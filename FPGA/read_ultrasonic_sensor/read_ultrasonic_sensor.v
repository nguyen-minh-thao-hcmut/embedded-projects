==> flow/design.v <==
module read_ultrasonic_sensor(clk, EchoPulse, Trigger, D); 
input clk, EchoPulse;
output Trigger;
reg Trigger = 1'b1;
output [15:0]D; 
reg [15:0]D = 16'h0000;
reg [15:0]time_cnt = 16'h0000;
reg pre_pulse = 0;
reg [15:0]tmp = 16'h0000;
always @(posedge clk) begin
	time_cnt <= time_cnt + 1'b1;
	if (time_cnt == 16'h03e8) begin
		time_cnt <= 16'h0000;
		Trigger <= 1;
		D <= 16'h0000;
		end
	else if (16'h000a <= time_cnt < 16'h03e8) begin
		Trigger <= 0;
		pre_pulse <= EchoPulse;
		case ({pre_pulse, EchoPulse})
		2'b01: 
			begin
				if (tmp < 16'hffff)
					tmp <= tmp + 1'b1;
			end
		2'b11: 
			begin
				if (tmp < 16'hffff)
					tmp <= tmp + 1'b1;
			end
		2'b10:
			begin
				D <= tmp;
				tmp <= 16'h0000;
			end
		endcase
		end
	end
endmodule
Reports on read_ultrasonic_sensor

Tool output for the design above, in the order of the flow.
Lines are those of the file above, counted from 1.
Library cell names are shortened.
A cell with - has no value.

Top: read_ultrasonic_sensor
Clock: clk
Standard-cell library: sky130hd
Library corner: tt_025C_1v80

Word-level counts

Source: Yosys, flattened and elaborated, memories not mapped. Widths are those after wreduce. Registers that Yosys merges into a memory's read port (data or address) are not register bits. Print and check cells do not count. Equal cells are merged and count once.

Reduce/logical cells: 5
$lt $le $gt $ge: 3
Bitwise gates (word level): 1
$add $sub $neg: 2
Mux-type cells: 2
Equal/unequal tests: 5

Operator list:

| operator                                                        | number |
| 16-bit by 1-bit adder with 16-bit output with constant B        | 2 |
| 16-bit case mux with 2-bit select                               | 1 |
| 16-bit by 10-bit == test with 1-bit output with constant B      | 1 |
| 16-bit < comparator with constant B                             | 1 |
| 4-bit by 16-bit <= comparator with 1-bit output with constant A | 1 |
| 16-bit two-way mux                                              | 1 |
| 1-bit by 10-bit < comparator with 1-bit output with constant B  | 1 |
| 2-bit == test with constant B                                   | 2 |
| 2-bit AND reduction                                             | 2 |
| 4-bit AND reduction                                             | 1 |
| 3-bit nonzero test                                              | 1 |
| 2-bit by 1-bit == test with 1-bit output with constant B        | 1 |
| 2-bit by 1-bit != test with 1-bit output with constant B        | 1 |
| 2-bit OR reduction                                              | 1 |
| 1-bit NOT                                                       | 1 |

Output and inout port bits: 17
Flip-flop bits (word level): 50
Cells after elaboration: 23
Input port bits: 2

Depth

Depth = most cells in a row (Yosys ltp): at word level without a register or memory, in the mapped netlist without a sequential cell, where the memories' decode and read muxes count.

Word-level depth: 4
ABC_AREA: 0
Gate-level depth with buffers: 7
Mapped depth without buffers: 6

Netlist

Source: synth_stat.txt of the flow (Yosys; design flattened, memories mapped). It holds for the ABC_AREA given above (unset counts as 0); a run with the other value may have another netlist.

Cells by type:

| cell type | number | area in all (um^2) |
| dfxtp_1   | 33     | 660.634 |
| edfxtp_1  | 17     | 510.49 |
| nand2_1   | 41     | 153.898 |
| xnor2_1   | 17     | 148.893 |
| a21oi_1   | 22     | 110.106 |
| nor2_1    | 20     | 75.072 |
| nand3_1   | 11     | 55.053 |
| ha_1      | 3      | 37.536 |
| or3_1     | 6      | 37.536 |
| xor2_1    | 4      | 35.034 |
| nor4_1    | 5      | 31.28 |
| o21ai_0   | 6      | 30.029 |
| inv_1     | 7      | 26.275 |
| clkbuf_1  | 6      | 22.522 |
| nand3_2   | 2      | 20.019 |
| and3_1    | 3      | 18.768 |
| nand4_1   | 3      | 18.768 |
| a311oi_1  | 2      | 17.517 |

Not listed: further types 12, cells in them 18.

Sequential area: 1171.1 um^2
Mapped cells: 226
Buffers: 9
Flip-flops: 50
Synthesis area: 2140.8 um^2

Worst setup path after synthesis

Path of least setup slack by OpenSTA after synthesis, without wires, with an ideal clock, recovery checks aside; 20% of the period is set as input and as output delay. Where synthesis merged equal registers, the netlist keeps one of their names.

Kind: flip-flop to flip-flop
Start point: reg tmp[0]
End point: reg tmp[0]
Library setup time: 0.420 ns
Delay of the path: 2.787 ns
Data arrival time: 2.367 ns
Stages: 6
Required time: 2.260 ns
Path buffers: 0
Slack: -0.107 ns
Time at the first pin: 0.000 ns
Clock period: 2.68 ns
Synthesis period reached: 2.787 ns

"delay of the path" = arrival - input delay + setup time.
"stages": output pins that drive a net of the path, with the launching flip-flop's if there is one; two outputs of one cell count as two.
"synthesis period reached" is the clock period less the worst setup slack; recovery checks do not enter. This is arithmetic on one report: input and output delays are still those of the set period (20% each).
Between the ends stands the longest chain of elaborated cells between them, by number of cells; it is not shown to be the way that was timed. Of several equally long chains one is given.
Each line given opens the expression or statement behind the cell; cells for indexed reads and writes are added by Yosys, which also makes memories of some case tables.
A register here has more assigning lines than the two given.
Only ways into the end's enable, where the timed path ends, are counted here.

Path through: edfxtp_1 -> ha_1 -> nand2_1 -> or3_1 -> nor2_1 -> a311oi_1
Cells in the longest elaborated chain: 3
Elaborated cells between the ends (all ways): 3
Classes of those cells: compare: 1; eq/ne: 1; reduce/logical: 1

RTL lines, path after synthesis:

| what                                     | line | RTL |
| start: declaration                       | 9    | `reg [15:0]tmp = 16'h0000;` |
| start: assignment                        | 24   | `tmp <= tmp + 1'b1;` |
| start: assignment                        | 29   | `tmp <= tmp + 1'b1;` |
| 16-bit < comparator                      | 28   | `if (tmp < 16'hffff)` |
| 2-bit by 1-bit != test with 1-bit output | -    |  |
| 4-bit AND reduction                      | -    |  |
| end: assignment                          | 24   |  |
| end: assignment                          | 29   |  |
| end: declaration                         | 9    |  |

Worst path after layout

Path of least setup slack in the final report of run 1 (OpenROAD, finished layout, wires in). Where an end is a register, its clock arrival counts in the times.

Kind: input port to flip-flop
Start point: in EchoPulse
End point: reg tmp[1]
Clock period: 4.87 ns
Path buffers: 1
Slack: 2.51 ns
Input delay: 0.97 ns
Time at the first pin: 0.97 ns
Required time: 4.92 ns
Library setup time: 0.24 ns
Stages: 3
Data arrival time: 2.41 ns

Between the ends stands the longest chain of elaborated cells between them, by number of cells; it is not shown to be the way that was timed. Of several equally long chains one is given.
A register here has more assigning lines than the two given.
Ways into the end's enable are left out, as the timed path ends at the data pin.

Path through: clkdlybuf4s50_1 -> nand2b_1 -> and2_1
Cells in the longest elaborated chain: 3
Elaborated cells between the ends (all ways): 5
Source lines of those cells: 1
Classes of those cells: eq/ne: 3; mux: 1; reduce/logical: 1

RTL lines, path post-layout:

| what                              | line | RTL |
| start: declaration                | 2    | `input clk, EchoPulse;` |
| 2-bit == test                     | 20   | `case ({pre_pulse, EchoPulse})` |
| 2-bit OR reduction                | -    |  |
| 16-bit case mux with 2-bit select | 20   |  |
| end: assignment                   | 24   | `tmp <= tmp + 1'b1;` |
| end: assignment                   | 29   | `tmp <= tmp + 1'b1;` |
| end: declaration                  | 9    | `reg [15:0]tmp = 16'h0000;` |

Lab notebook: read_ultrasonic_sensor

Flow measurements of read_ultrasonic_sensor on sky130hd: 2 stored runs with different settings, listed in no order. Input and output delays are each 20% of the period that was set; the output load is 0.01 pF.
By "period achieved" is meant the clock period of the run minus its worst setup slack. This is arithmetic on one report: input and output delays are still those of the set period (20% each).
"time on the worst setup path" = time allowed to the worst setup path (clock period - input delay - output delay, where it has them) - its slack; a late launch clock adds to it, a late capture clock takes from it.
"total power after layout" rests on the timing tool's default activity at the inputs, not on a simulated workload.
Among the settings, n/a means not set for that run.

| setting or result                                        | run 1                   | run 2                  |
| period_ns                                                | 4.87                    | 2.89                   |
| CORE_UTILIZATION                                         | 35                      | 23                     |
| PLACE_DENSITY_LB_ADDON                                   | 0.19                    | n/a                    |
| CORE_ASPECT_RATIO                                        | 1.98                    | n/a                    |
| CELL_PAD_IN_SITES_GLOBAL_PLACEMENT                       | 3                       | n/a                    |
| GPL_ROUTABILITY_DRIVEN                                   | 0                       | 0                      |
| CTS_CLUSTER_SIZE                                         | 68                      | 72                     |
| CTS_CLUSTER_DIAMETER                                     | 171                     | 123                    |
| MIN_ROUTING_LAYER                                        | met2                    | n/a                    |
| CAP_MARGIN                                               | 20                      | 20                     |
| CORE_MARGIN                                              | 2                       | 2                      |
| SLEW_MARGIN                                              | 20                      | 20                     |
| PLACE_DENSITY                                            | n/a                     | 0.62                   |
| CELL_PAD_IN_SITES_DETAIL_PLACEMENT                       | n/a                     | 0                      |
| MAX_ROUTING_LAYER                                        | n/a                     | met5                   |
| chip area in the Yosys report (um^2)                     | 2140.8                  | 2140.8                 |
| time on the worst setup path (ns)                        | 1.39                    | 2.09                   |
| kind of the worst setup path                             | input port to flip-flop | flip-flop to flip-flop |
| area of the standard cells in the finished layout (um^2) | 2554.9                  | 2575.0                 |
| setup slack of the worst path (ns)                       | 2.508                   | 0.800                  |
| total power after layout (uW)                            | 922.2                   | 1435                   |
| total negative slack on setup checks (ns)                | 0.000                   | 0.000                  |
| post-route utilization (%)                               | 42.5                    | 28.1                   |
| area of the die (um^2)                                   | 6795.1                  | 10095.2                |
| final worst hold slack (ns)                              | 0.453                   | 0.457                  |
| period achieved (ns)                                     | 2.362                   | 2.090                  |
