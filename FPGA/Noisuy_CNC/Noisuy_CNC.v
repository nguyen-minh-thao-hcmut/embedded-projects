==> flow/design.v <==
module Noisuy_CNC(clk,WR,LS,Nx,N,PulseX,DirX,flag_T,flag_full);
input clk,WR,LS;
input [7:0] N, Nx;
output reg PulseX,DirX;
output flag_T, flag_full;
reg clk1 = 1'b0;
reg flag_T = 1'b0;
reg flag_full = 1'b0;
reg pre_WR = 1'b0;
reg pre_clk1 = 1'b0;
reg [31:0]buffer = 32'h00000000;
reg [7:0]X = 7'h00;
reg [8:0]accX = 9'h000;
reg [9:0]timer = 10'h000;
reg [2:0]Nbuff = 3'h0;
always @(posedge clk) begin
	timer <= timer + 1'b1;
	pre_WR <= WR;
	pre_clk1 <= clk1;
	if (Nbuff < 4) begin
		flag_full <= 0;
	end
	else begin
		flag_full <= 1;
	end
	if (LS == 1) begin
		PulseX <= 0;
	end
	if ({pre_WR,WR} == 2'b01) begin
		if (flag_full == 0) begin
			case (Nbuff)
			3'h3: buffer[7:0] <= Nx;
			3'h2: buffer[15:8] <= Nx;
			3'h1: buffer[23:16] <= Nx;
			3'h0: buffer[31:24] <= Nx;
			endcase	
			Nbuff <= Nbuff + 1;
		end
	end
	if ((timer % 10'h032) == 0) begin
		clk1 <= !clk1;
		end
	if(timer == 10'h3e7) 
	begin
		flag_T = !flag_T;
		X <= buffer[30:24];
		buffer <= buffer << 8;
		if (Nbuff != 0) begin
			Nbuff <= Nbuff - 1;
		end
		timer <= 10'h000;
		accX <= N;
		DirX <= buffer[31];
	end
	case ({pre_clk1,clk1})
	2'b01: accX <= accX + X;	
	2'b11:
	begin
		if ((accX > N)&&(LS == 0))
			PulseX <= 1;
		else
			PulseX <= 0;
	end
	2'b10:
	begin
		PulseX <= 0;
		if (accX > N)
		accX <= accX - N;
	end
	endcase
end
endmodule
Step by step through the tools: Noisuy_CNC
What the tools print for Noisuy_CNC, step after step.
Lines are those of the file above, counted from 1.
Operators: Yosys type, input widths -> output width; for muxes data width and select width s.
{"block": "design", "design": "Noisuy_CNC", "clock_port": "clk", "cell_library": "sky130hd", "corner": "tt_025C_1v80"}

Elaborated design
Yosys after proc, flatten, opt, wreduce and memory -nomap, before mapping. Memory bits, and registers merged into a memory's read port (data or address), are not among the register bits. Print and check cells are not counted. Equal cells are merged and count once.
{"block": "word_totals", "inputBits": 19, "latch_bits": 0, "regBits": 68, "elab_cells": 72, "ramBits": 0, "n_memories": 0, "clocked_rd_ports_x_width": 0, "romBits": 0, "output_inout_bits": 4}
{"block": "op_classes", "cmp": 2, "equal": 9, "add_sub_neg": 5, "div": 1, "muxes": 23, "shifts": 0, "n_mul": 0, "n_logic": 2, "n_reduce_logical": 15}
{"block": "op_table", "cell": "$mod 10x6->32 const B", "count": 1}
{"block": "op_table", "cell": "$mux 8", "count": 12}
{"block": "op_table", "cell": "$logic_not 32->1", "count": 1}
{"block": "op_table", "cell": "$pmux 9 s2", "count": 1}
{"block": "op_table", "cell": "$mux 9", "count": 2}
{"block": "op_table", "cell": "$reduce_and 3->1", "count": 4}
{"block": "op_table", "cell": "$mux 3", "count": 4}
{"block": "op_table", "cell": "$add 10x1->10 const B", "count": 1}
{"block": "op_table", "cell": "$eq 10x10->1 const B", "count": 1}
{"block": "op_table", "cell": "$add 9x7->9", "count": 1}
{"block": "op_table", "cell": "$sub 9x8->9", "count": 1}
{"block": "op_table", "cell": "$gt 9x8->1", "count": 1}
{"block": "op_table", "cell": "$reduce_bool 2->1", "count": 4}
{"block": "op_table", "cell": "$eq 3x2->1 const B", "count": 2}
{"block": "op_table", "cell": "$reduce_bool 3->1", "count": 2}
{"block": "op_table", "cell": "$eq 2x1->1 const B", "count": 2}
{"block": "op_table", "cell": "$eq 2x2->1 const B", "count": 2}
{"block": "op_table", "cell": "$add 3x1->3 const B", "count": 1}
{"block": "op_table", "cell": "$sub 3x1->3 const B", "count": 1}
{"block": "op_table", "cell": "$eq 3x1->1 const B", "count": 1}
{"block": "op_table", "cell": "$lt 3x3->1 const B", "count": 1}
{"block": "op_table", "cell": "$logic_not 3->1", "count": 1}
{"block": "op_table", "cell": "$mux 1", "count": 3}
{"block": "op_table", "cell": "$not 1->1", "count": 2}
{"block": "op_table", "cell": "$logic_not 1->1", "count": 2}
{"block": "op_table", "cell": "$ne 2x1->1 const B", "count": 1}
{"block": "op_table", "cell": "$pmux 1 s2", "count": 1}
{"block": "op_table", "cell": "$logic_and 1x1->1", "count": 1}

Logic depth
Depth = most cells in a row (Yosys ltp): at word level without a register or memory, in the mapped netlist without a sequential cell, where the memories' decode and read muxes count.
{"block": "logic_depth", "word_depth": 5, "ABC_AREA": 0, "depth_mapped": 19}

Netlist
Yosys stat after the flow's synthesis: flattened, memories mapped to cells. It holds for the ABC_AREA given above (unset counts as 0); a run with the other value may have another netlist.
The area totals of this step are shown rounded.
{"block": "synth_totals", "seqArea_um2": 1710, "yosys_area_um2": 4590, "buffers": 24, "stdcells": 519, "flip_flops": 68}
{"block": "types", "cell": "sky130_fd_sc_hd__edfxtp_1", "count": 35}
{"block": "types", "cell": "sky130_fd_sc_hd__dfxtp_1", "count": 33}
{"block": "types", "cell": "sky130_fd_sc_hd__nand2_1", "count": 104}
{"block": "types", "cell": "sky130_fd_sc_hd__ha_1", "count": 30}
{"block": "types", "cell": "sky130_fd_sc_hd__mux2i_1", "count": 13}
{"block": "types", "cell": "sky130_fd_sc_hd__a21oi_1", "count": 23}
{"block": "types", "cell": "sky130_fd_sc_hd__xnor2_1", "count": 13}
{"block": "types", "cell": "sky130_fd_sc_hd__inv_1", "count": 30}
{"block": "types", "cell": "sky130_fd_sc_hd__nor2_1", "count": 26}
{"block": "types", "cell": "sky130_fd_sc_hd__xor2_1", "count": 10}
{"block": "types", "cell": "sky130_fd_sc_hd__o21ai_0", "count": 17}
{"block": "types", "cell": "sky130_fd_sc_hd__nor2b_1", "count": 13}
{"block": "types", "cell": "sky130_fd_sc_hd__a21o_1", "count": 9}
{"block": "types", "cell": "sky130_fd_sc_hd__a221o_1", "count": 6}
{"block": "types", "cell": "sky130_fd_sc_hd__clkbuf_1", "count": 15}
{"block": "types", "cell": "sky130_fd_sc_hd__o32ai_1", "count": 6}
{"block": "types", "cell": "sky130_fd_sc_hd__nand3_1", "count": 9}
{"block": "types", "cell": "sky130_fd_sc_hd__nand2b_1", "count": 7}
Other cell types: 55; their cells: 120.

Timing after synthesis
Path of least setup slack by OpenSTA after synthesis, without wires, with an ideal clock, recovery checks aside; 20% of the period is set as input and as output delay. Where synthesis merged equal registers, the netlist keeps one of their names.
{"block": "synth_path", "path_kind": "register -> register", "from": "register timer[8]", "to": "register clk1", "delay_ns": 4.282, "stages": 19, "path_slack_ns": 0.928, "setup_time_ns": 0.250, "arrival_time_ns": 4.032, "clock_period_ns": 5.21, "required_time_ns": 4.960, "synth_period_reached_ns": 4.282}
"delay_ns" is the arrival time less input delay plus setup time.
"stages": output pins that drive a net of the path, with the launching flip-flop's if there is one; two outputs of one cell count as two.
"synth_period_reached_ns" is the clock period less the worst setup slack; recovery checks do not enter. This is arithmetic on one report: input and output delays are still those of the set period (20% each).
Between the ends stands the longest chain of elaborated cells between them, by number of cells; it is not shown to be the way that was timed. Of several equally long chains one is given.
A line is the first line of the expression or statement that the cell stems from. Yosys adds cells for indexed reads and writes and turns some case tables into memories.
{"block": "synth_between", "path_cell_list": "sky130_fd_sc_hd__dfxtp_1 > sky130_fd_sc_hd__clkbuf_1 > sky130_fd_sc_hd__nor2b_1 > sky130_fd_sc_hd__ha_1 > sky130_fd_sc_hd__nand2b_1 > sky130_fd_sc_hd__o21ai_1 > sky130_fd_sc_hd__o2111ai_1 > sky130_fd_sc_hd__a21boi_4 > sky130_fd_sc_hd__or3_1 > sky130_fd_sc_hd__o22ai_1 > sky130_fd_sc_hd__o21a_1 > sky130_fd_sc_hd__or3_4 > sky130_fd_sc_hd__nand2_1 > sky130_fd_sc_hd__ha_1 > sky130_fd_sc_hd__or4_1 > sky130_fd_sc_hd__mux2i_1 > sky130_fd_sc_hd__a211oi_1 > sky130_fd_sc_hd__o221ai_1 > sky130_fd_sc_hd__a211oi_2", "elab_chain_len": 2, "cells_between": 2, "classes_between": "1 x div; 1 x reduce/logical"}
{"block": "synth_rtl", "item": "start: declaration", "line_no": 14, "source": "reg [9:0]timer = 10'h000;"}
{"block": "synth_rtl", "item": "start: assignment", "line_no": 17, "source": "timer <= timer + 1'b1;"}
{"block": "synth_rtl", "item": "start: assignment", "line_no": 51, "source": "timer <= 10'h000;"}
{"block": "synth_rtl", "item": "$mod 10x6->32", "line_no": 40, "source": "if ((timer % 10'h032) == 0) begin"}
{"block": "synth_rtl", "item": "$logic_not 32->1", "line_no": 40}
{"block": "synth_rtl", "item": "end: assignment", "line_no": 41, "source": "clk1 <= !clk1;"}
{"block": "synth_rtl", "item": "end: declaration", "line_no": 6, "source": "reg clk1 = 1'b0;"}

Path in the finished layout
Path of least setup slack in the final report of flow run A (OpenROAD, finished layout, wires in). Where an end is a register, its clock arrival counts in the times.
{"block": "layout_path", "path_kind": "register -> register", "from": "register timer[6]", "to": "register clk1", "setup_time_ns": 0.30, "stages": 19, "path_slack_ns": -1.30, "arrival_time_ns": 4.34, "clock_period_ns": 3.0, "required_time_ns": 3.04}
Between the ends stands the longest chain of elaborated cells between them, by number of cells; it is not shown to be the way that was timed. Of several equally long chains one is given.
{"block": "layout_between", "path_cell_list": "sky130_fd_sc_hd__dfxtp_2 > sky130_fd_sc_hd__nor3_4 > sky130_fd_sc_hd__nor2b_1 > sky130_fd_sc_hd__ha_2 > sky130_fd_sc_hd__nand2b_4 > sky130_fd_sc_hd__o21ai_4 > sky130_fd_sc_hd__o2111ai_2 > sky130_fd_sc_hd__a21boi_4 > sky130_fd_sc_hd__or3_4 > sky130_fd_sc_hd__a21boi_2 > sky130_fd_sc_hd__o21a_1 > sky130_fd_sc_hd__buf_4 > sky130_fd_sc_hd__buf_4 > sky130_fd_sc_hd__buf_4 > sky130_fd_sc_hd__o21ai_0 > sky130_fd_sc_hd__a211oi_1 > sky130_fd_sc_hd__buf_4 > sky130_fd_sc_hd__o221ai_2 > sky130_fd_sc_hd__a211oi_2", "elab_chain_len": 2, "cells_between": 2, "classes_between": "1 x div; 1 x reduce/logical"}
{"block": "layout_rtl", "item": "start: declaration", "line_no": 14, "source": "reg [9:0]timer = 10'h000;"}
{"block": "layout_rtl", "item": "start: assignment", "line_no": 17, "source": "timer <= timer + 1'b1;"}
{"block": "layout_rtl", "item": "start: assignment", "line_no": 51, "source": "timer <= 10'h000;"}
{"block": "layout_rtl", "item": "$mod 10x6->32", "line_no": 40, "source": "if ((timer % 10'h032) == 0) begin"}
{"block": "layout_rtl", "item": "$logic_not 32->1", "line_no": 40}
{"block": "layout_rtl", "item": "end: assignment", "line_no": 41, "source": "clk1 <= !clk1;"}
{"block": "layout_rtl", "item": "end: declaration", "line_no": 6, "source": "reg clk1 = 1'b0;"}

Settings and measured results of 2 stored flow runs for module Noisuy_CNC (sky130hd), not sorted in any way. The constraints put input and output delay at 20% of the set period each and load the outputs with 0.01 pF.
"worst_path_allowed_less_slack_ns": the worst setup path's part of the clock period (all of it between registers, 20% less for each end at a port) less its slack. A launch clock that arrives late makes it longer, a capture clock that arrives late makes it shorter.
"total_power_w" rests on the timing tool's default activity at the inputs, not on a simulated workload.
The results are shown rounded.

Flow run A
==> flow/run.sh <==
#!/bin/bash
# the make line also repeats the synthesis and layout settings of config.mk as NAME=value (left out here)
make -C /OpenROAD-flow-scripts/flow DESIGN_CONFIG=/design/flow/config.mk WORK_HOME=/design/flow/orfs CLKGATE_MAP_FILE= finish
==> flow/config.mk <==
export PLATFORM = sky130hd
export DESIGN_NAME = Noisuy_CNC
export DESIGN_NICKNAME = Noisuy_CNC
export VERILOG_FILES = /design/flow/design.v
export SDC_FILE = /design/flow/constraint.sdc
export NUM_CORES = 4
export LEC_CHECK = 0
export ABC_AREA = 0
export CAP_MARGIN = 30
export CELL_PAD_IN_SITES_DETAIL_PLACEMENT = 1
export CORE_ASPECT_RATIO = 0.67
export CORE_MARGIN = 2
export CORE_UTILIZATION = 48
export CTS_CLUSTER_SIZE = 25
export GPL_ROUTABILITY_DRIVEN = 1
export MAX_ROUTING_LAYER = met5
export MIN_ROUTING_LAYER = met1
export PLACE_DENSITY = 0.68
export SETUP_SLACK_MARGIN = 0.54
export SLEW_MARGIN = 20
==> flow/constraint.sdc <==
create_clock -name core_clock -period 3.0 [get_ports {clk}]
set_input_delay 0.6000 -clock core_clock [delete_from_list [all_inputs] [get_ports {clk}]]
set_output_delay 0.6000 -clock core_clock [all_outputs]
set_load 0.01 [all_outputs]

==> results of flow run A, as JSON <==
{
  "synth_area_um2": 4590,
  "total_power_w": 0.00259,
  "setupTns_ns": -1.30,
  "worst_path_allowed_less_slack_ns": 4.30,
  "worst_path_kind": "register -> register",
  "dieArea_um2": 10400,
  "final_setup_ws_ns": -1.30,
  "post_route_stdcell_area_um2": 6450
}

Flow run B
==> flow/run.sh <==
#!/bin/bash
# the make line also repeats the synthesis and layout settings of config.mk as NAME=value (left out here)
make -C /OpenROAD-flow-scripts/flow DESIGN_CONFIG=/design/flow/config.mk WORK_HOME=/design/flow/orfs CLKGATE_MAP_FILE= finish
==> flow/config.mk <==
export PLATFORM = sky130hd
export DESIGN_NAME = Noisuy_CNC
export DESIGN_NICKNAME = Noisuy_CNC
export VERILOG_FILES = /design/flow/design.v
export SDC_FILE = /design/flow/constraint.sdc
export NUM_CORES = 4
export LEC_CHECK = 0
export CAP_MARGIN = 20
export CORE_MARGIN = 2
export CORE_UTILIZATION = 59
export SLEW_MARGIN = 20
==> flow/constraint.sdc <==
create_clock -name core_clock -period 5.16 [get_ports {clk}]
set_input_delay 1.0320 -clock core_clock [delete_from_list [all_inputs] [get_ports {clk}]]
set_output_delay 1.0320 -clock core_clock [all_outputs]
set_load 0.01 [all_outputs]

==> results of flow run B, as JSON <==
{
  "synth_area_um2": 4590,
  "total_power_w": 0.00125,
  "setupTns_ns": 0.000,
  "worst_path_allowed_less_slack_ns": 4.65,
  "worst_path_kind": "register -> register",
  "dieArea_um2": 8500,
  "final_setup_ws_ns": 0.509,
  "post_route_stdcell_area_um2": 5090
}
