==> flow/design.v <==
module read_encoder(clk, encA, encB, rst, mode, D);
	input clk, rst, encA, encB;
	input [1:0]mode;
	output [15:0]D;
	reg [15:0]D = 16'h8000;
	reg pre_encA = 0;
	reg pre_encB = 0;
	reg [1:0]mode_init = 2'b00;
	reg flag_mode = 1'b0;
	always @(posedge clk) begin
		flag_mode <= 1'b1;
		if (flag_mode == 0) begin
			mode_init <= mode;
		end
		pre_encA <= encA;
		pre_encB <= encB;
		if (rst == 1)
			D <= 16'h8000;
		else
		begin
			case (mode_init)
			2'b01:
				begin
					if ({pre_encA,encA,encB} == 2'b010)
						D <= D + 1'b1;
					else if ({pre_encA,encA,encB}==2'b011) begin
						D <= D - 1'b1;
					end
				end
			2'b10:
				begin
					if (({pre_encA,encA,encB} == 3'b010) || ({pre_encA,encA,encB} == 3'b101))
						D <= D + 1'b1;
					else if (({pre_encA,encA,encB} == 3'b011) || ({pre_encA,encA,encB} == 3'b100)) begin
						D <= D - 1'b1;
					end
				end
			2'b11:
				begin
					case ({pre_encA,encA,pre_encB,encB})
						4'b0100: D <= D + 1'b1;
						4'b1101: D <= D + 1'b1;
						4'b1011: D <= D + 1'b1;
						4'b0010: D <= D + 1'b1;
						4'b0001: D <= D - 1'b1;
						4'b0111: D <= D - 1'b1;
						4'b1110: D <= D - 1'b1;
						4'b1000: D <= D - 1'b1;
					endcase
				end
			endcase
		end
	end
endmodule
# From RTL to reports: read_encoder
# What the tools print for read_encoder, step after step.
# Lines are those of the file above, counted from 1.
# Not given: -
# inputs
design,read_encoder
clock,clk
lib,sky130hd
lib_corner,tt_025C_1v80

# Elaborated design
# Yosys after proc, flatten, opt, wreduce and memory -nomap, before mapping. Memory bits, and registers merged into a memory's read port (data or address), are not among the register bits. Print and check cells are not counted.
# classes
eq_ne,20
mux,6
add_sub_neg,2
n_reduce_logical,6
# op_table
cell,n
2-to-1 mux 16 bit,4
case mux 16 bit (select 3 bit),1
case mux 16 bit (select 2 bit),1
adder 16 x 1 -> 16 bit with constant B,1
subtractor 16 x 1 -> 16 bit with constant B,1
equality test 4 bit with constant B,4
equality test 3 x 2 -> 1 bit with constant B,4
inequality test 3 bit with constant B,3
equality test 4 x 3 -> 1 bit with constant B,2
OR reduction 4 bit,2
equality test 3 bit with constant B,2
equality test 2 bit with constant B,2
equality test 4 x 1 -> 1 bit with constant B,1
equality test 4 x 2 -> 1 bit with constant B,1
AND reduction 4 bit,1
nonzero test 3 bit,1
logical OR 1 bit,2
equality test 2 x 1 -> 1 bit with constant B,1
# bits
register_bits,21
output_inout_bits,16

# Logic depth
# Longest topological path by Yosys (ltp), each cell counted once; first at word level (registers and memories cut), then after technology mapping (sequential cells cut; the memories' decode and read muxes count).
# logic_depth
ltp_word,5
ABC_AREA,0
mapped_depth,7
depth_no_buf,7

# Synthesis result
# Yosys stat after the flow's synthesis: flattened, memories mapped to cells. It holds for the ABC_AREA given above (unset counts as 0); a run with the other value may have another netlist.
# synth_totals
ff_cells,21
cell_count,177
yosys_area_um2,1478.9
# by_type
cell_type,n,type_area_um2
sky130_fd_sc_hd__dfxtp_1,19,380.365
sky130_fd_sc_hd__mux2_2,12,135.13
sky130_fd_sc_hd__a22oi_1,12,90.086
sky130_fd_sc_hd__nor2b_1,13,81.328
sky130_fd_sc_hd__nor2_1,20,75.072
sky130_fd_sc_hd__edfxtp_1,2,60.058
sky130_fd_sc_hd__nor3_1,9,45.043
sky130_fd_sc_hd__o2111ai_1,5,43.792
sky130_fd_sc_hd__nand3_1,8,40.038
sky130_fd_sc_hd__clkbuf_1,9,33.782
sky130_fd_sc_hd__nand4_1,5,31.28
sky130_fd_sc_hd__o211ai_1,4,30.029
sky130_fd_sc_hd__ha_1,2,25.024
sky130_fd_sc_hd__nor4_1,4,25.024
sky130_fd_sc_hd__o21ai_0,5,25.024
sky130_fd_sc_hd__inv_1,6,22.522
sky130_fd_sc_hd__o22ai_1,3,18.768
sky130_fd_sc_hd__and3b_1,2,17.517
# Other cell types: 27; their cells: 37.

# Path before layout
# OpenSTA on the mapped netlist: ideal clock, no wires. The path of least setup slack (recovery checks aside). Input and output delay are each 20% of the period. Register names are those of the netlist, which keeps one name where synthesis merged equal registers.
# synth_path
path_type,input to register
startpoint,input encA
endpoint,register D[14]
stages,6
input_delay_ns,0.676
n_path_buf,2
setup_time_ns,0.121
delay_ns,1.581
t_arrival_ns,2.136
setup_slack_ns,1.123
required_time_ns,3.259
tclk_ns,3.38
synth_period_reached_ns,2.257
# "delay_ns" is the arrival time less input delay plus setup time.
# "stages" counts driving pins, that of a launching flip-flop among them; a cell with two outputs on the path counts twice.
# "synth_period_reached_ns" is the clock period less the worst setup slack; recovery checks do not enter. This is arithmetic on one report: input and output delays are still those of the set period (20% each).
# The rows between start and end are the longest chain of elaborated cells between them; the timing report does not say that the signal goes this way. Where chains are equally long, one stands for them.
# Each line given opens the expression or statement behind the cell; cells for indexed reads and writes are added by Yosys, which also makes memories of some case tables.
# At most two assigning lines are given for a register; there are more.
# synth_between
cell_sequence,sky130_fd_sc_hd__clkbuf_1 > sky130_fd_sc_hd__o32ai_2 > sky130_fd_sc_hd__buf_2 > sky130_fd_sc_hd__o211ai_1 > sky130_fd_sc_hd__a22oi_1 > sky130_fd_sc_hd__mux2_2
elab_chain_len,5
# synth_lines
element,line,source
from (decl),2,"input clk, rst, encA, encB;"
equality test 3 x 2 -> 1 bit,34,"else if (({pre_encA,encA,encB} == 3'b011) || ({pre_encA,encA,encB} == 3'b100)) begin"
logical OR 1 bit,34,
2-to-1 mux 16 bit,34,
2-to-1 mux 16 bit,32,"if (({pre_encA,encA,encB} == 3'b010) || ({pre_encA,encA,encB} == 3'b101))"
case mux 16 bit (select 3 bit),21,case (mode_init)
to (assign),25,D <= D + 1'b1;
to (assign),27,D <= D - 1'b1;
to (decl),4,output [15:0]D;

# Timing after layout
# From the final timing report of run 1: the path of least setup slack in the routed layout; clock arrival at registers is part of the times.
# layout_path
path_type,input to register
startpoint,input encB
endpoint,register D[8]
stages,6
setup_slack_ns,1.34
setup_time_ns,0.09
input_delay_ns,0.88
required_time_ns,4.62
t_arrival_ns,3.28
n_path_buf,1
tclk_ns,4.41
# The rows between start and end are the longest chain of elaborated cells between them; the timing report does not say that the signal goes this way. Where chains are equally long, one stands for them.
# At most two assigning lines are given for a register; there are more.
# layout_between
cell_sequence,sky130_fd_sc_hd__clkdlybuf4s50_1 > sky130_fd_sc_hd__a22oi_1 > sky130_fd_sc_hd__o32ai_2 > sky130_fd_sc_hd__o2111ai_1 > sky130_fd_sc_hd__a22oi_1 > sky130_fd_sc_hd__mux2_2
elab_chain_len,5
# layout_lines
element,line,source
from (decl),2,"input clk, rst, encA, encB;"
equality test 3 x 2 -> 1 bit,34,"else if (({pre_encA,encA,encB} == 3'b011) || ({pre_encA,encA,encB} == 3'b100)) begin"
logical OR 1 bit,34,
2-to-1 mux 16 bit,34,
2-to-1 mux 16 bit,32,"if (({pre_encA,encA,encB} == 3'b010) || ({pre_encA,encA,encB} == 3'b101))"
case mux 16 bit (select 3 bit),21,case (mode_init)
to (assign),25,D <= D + 1'b1;
to (assign),27,D <= D - 1'b1;
to (decl),4,output [15:0]D;

--- measured runs ---
Stored flow runs of read_encoder (2 of them; Yosys, OpenROAD, sky130hd). They differ in their settings and are not a sequence. Constraints: input delay and output delay 20% of the set period each, output load 0.01 pF.
"timing.achieved_period_ns": clock period set for the run, less the worst setup slack. It is reckoned from that one timing run; input and output delays stay at 20% of the period that was set.
"critical_path_time_ns" means the part of the period allowed to the worst setup path (the constraints hold back 20% at inputs and 20% at outputs) less its slack; where the path has registers, the arrival times of their clocks count too.
"totalPower_uw": no workload was simulated; the value follows from the tool's default switching activity.

Run 1, flow files:
==> flow/run.sh <==
#!/bin/bash
# the make line also repeats the synthesis and layout settings of config.mk as NAME=value (left out here)
make -C /OpenROAD-flow-scripts/flow DESIGN_CONFIG=/design/flow/config.mk WORK_HOME=/design/flow/orfs CLKGATE_MAP_FILE= finish
==> flow/config.mk <==
export PLATFORM = sky130hd
export DESIGN_NAME = read_encoder
export DESIGN_NICKNAME = read_encoder
export VERILOG_FILES = /design/flow/design.v
export SDC_FILE = /design/flow/constraint.sdc
export NUM_CORES = 4
export LEC_CHECK = 0
export CAP_MARGIN = 20
export CELL_PAD_IN_SITES_GLOBAL_PLACEMENT = 2
export CORE_MARGIN = 2
export CORE_UTILIZATION = 43
export CTS_CLUSTER_SIZE = 83
export GPL_ROUTABILITY_DRIVEN = 0
export GPL_TIMING_DRIVEN = 1
export MAX_ROUTING_LAYER = met5
export MIN_ROUTING_LAYER = met1
export SETUP_SLACK_MARGIN = 1.15
export SLEW_MARGIN = 20
==> flow/constraint.sdc <==
create_clock -name core_clock -period 4.41 [get_ports {clk}]
set_input_delay 0.8820 -clock core_clock [delete_from_list [all_inputs] [get_ports {clk}]]
set_output_delay 0.8820 -clock core_clock [all_outputs]
set_load 0.01 [all_outputs]

==> results of run 1, as CSV <==
result,value
fin_tns_ns,0.000
totalPower_uw,563
post_synth_area_um2,1478.9
final_setup_ws_ns,1.337
fin_util_pct,52.5
final_die_area_um2,3924.4
timing.achieved_period_ns,3.073
critical_path_time_ns,2.19
timing.worst_path_kind,"input to register"
cell_area_final_um2,1739.2
timing.hold.ws_ns,0.509

Run 2, flow files:
==> flow/run.sh <==
#!/bin/bash
# the make line also repeats the synthesis and layout settings of config.mk as NAME=value (left out here)
make -C /OpenROAD-flow-scripts/flow DESIGN_CONFIG=/design/flow/config.mk WORK_HOME=/design/flow/orfs CLKGATE_MAP_FILE= finish
==> flow/config.mk <==
export PLATFORM = sky130hd
export DESIGN_NAME = read_encoder
export DESIGN_NICKNAME = read_encoder
export VERILOG_FILES = /design/flow/design.v
export SDC_FILE = /design/flow/constraint.sdc
export NUM_CORES = 4
export LEC_CHECK = 0
export ABC_AREA = 1
export CAP_MARGIN = 20
export CELL_PAD_IN_SITES_DETAIL_PLACEMENT = 2
export CELL_PAD_IN_SITES_GLOBAL_PLACEMENT = 0
export CORE_ASPECT_RATIO = 0.52
export CORE_MARGIN = 5
export CORE_UTILIZATION = 28
export CTS_CLUSTER_DIAMETER = 265
export GPL_TIMING_DRIVEN = 1
export SLEW_MARGIN = 30
export TNS_END_PERCENT = 25
==> flow/constraint.sdc <==
create_clock -name core_clock -period 2.81 [get_ports {clk}]
set_input_delay 0.5620 -clock core_clock [delete_from_list [all_inputs] [get_ports {clk}]]
set_output_delay 0.5620 -clock core_clock [all_outputs]
set_load 0.01 [all_outputs]

==> results of run 2, as CSV <==
result,value
fin_tns_ns,0.000
totalPower_uw,1026
post_synth_area_um2,1544.0
final_setup_ws_ns,0.253
fin_util_pct,34.5
final_die_area_um2,7179.6
timing.achieved_period_ns,2.557
critical_path_time_ns,1.99
timing.worst_path_kind,"input to register"
cell_area_final_um2,1828.0
timing.hold.ws_ns,0.505
--- end ---
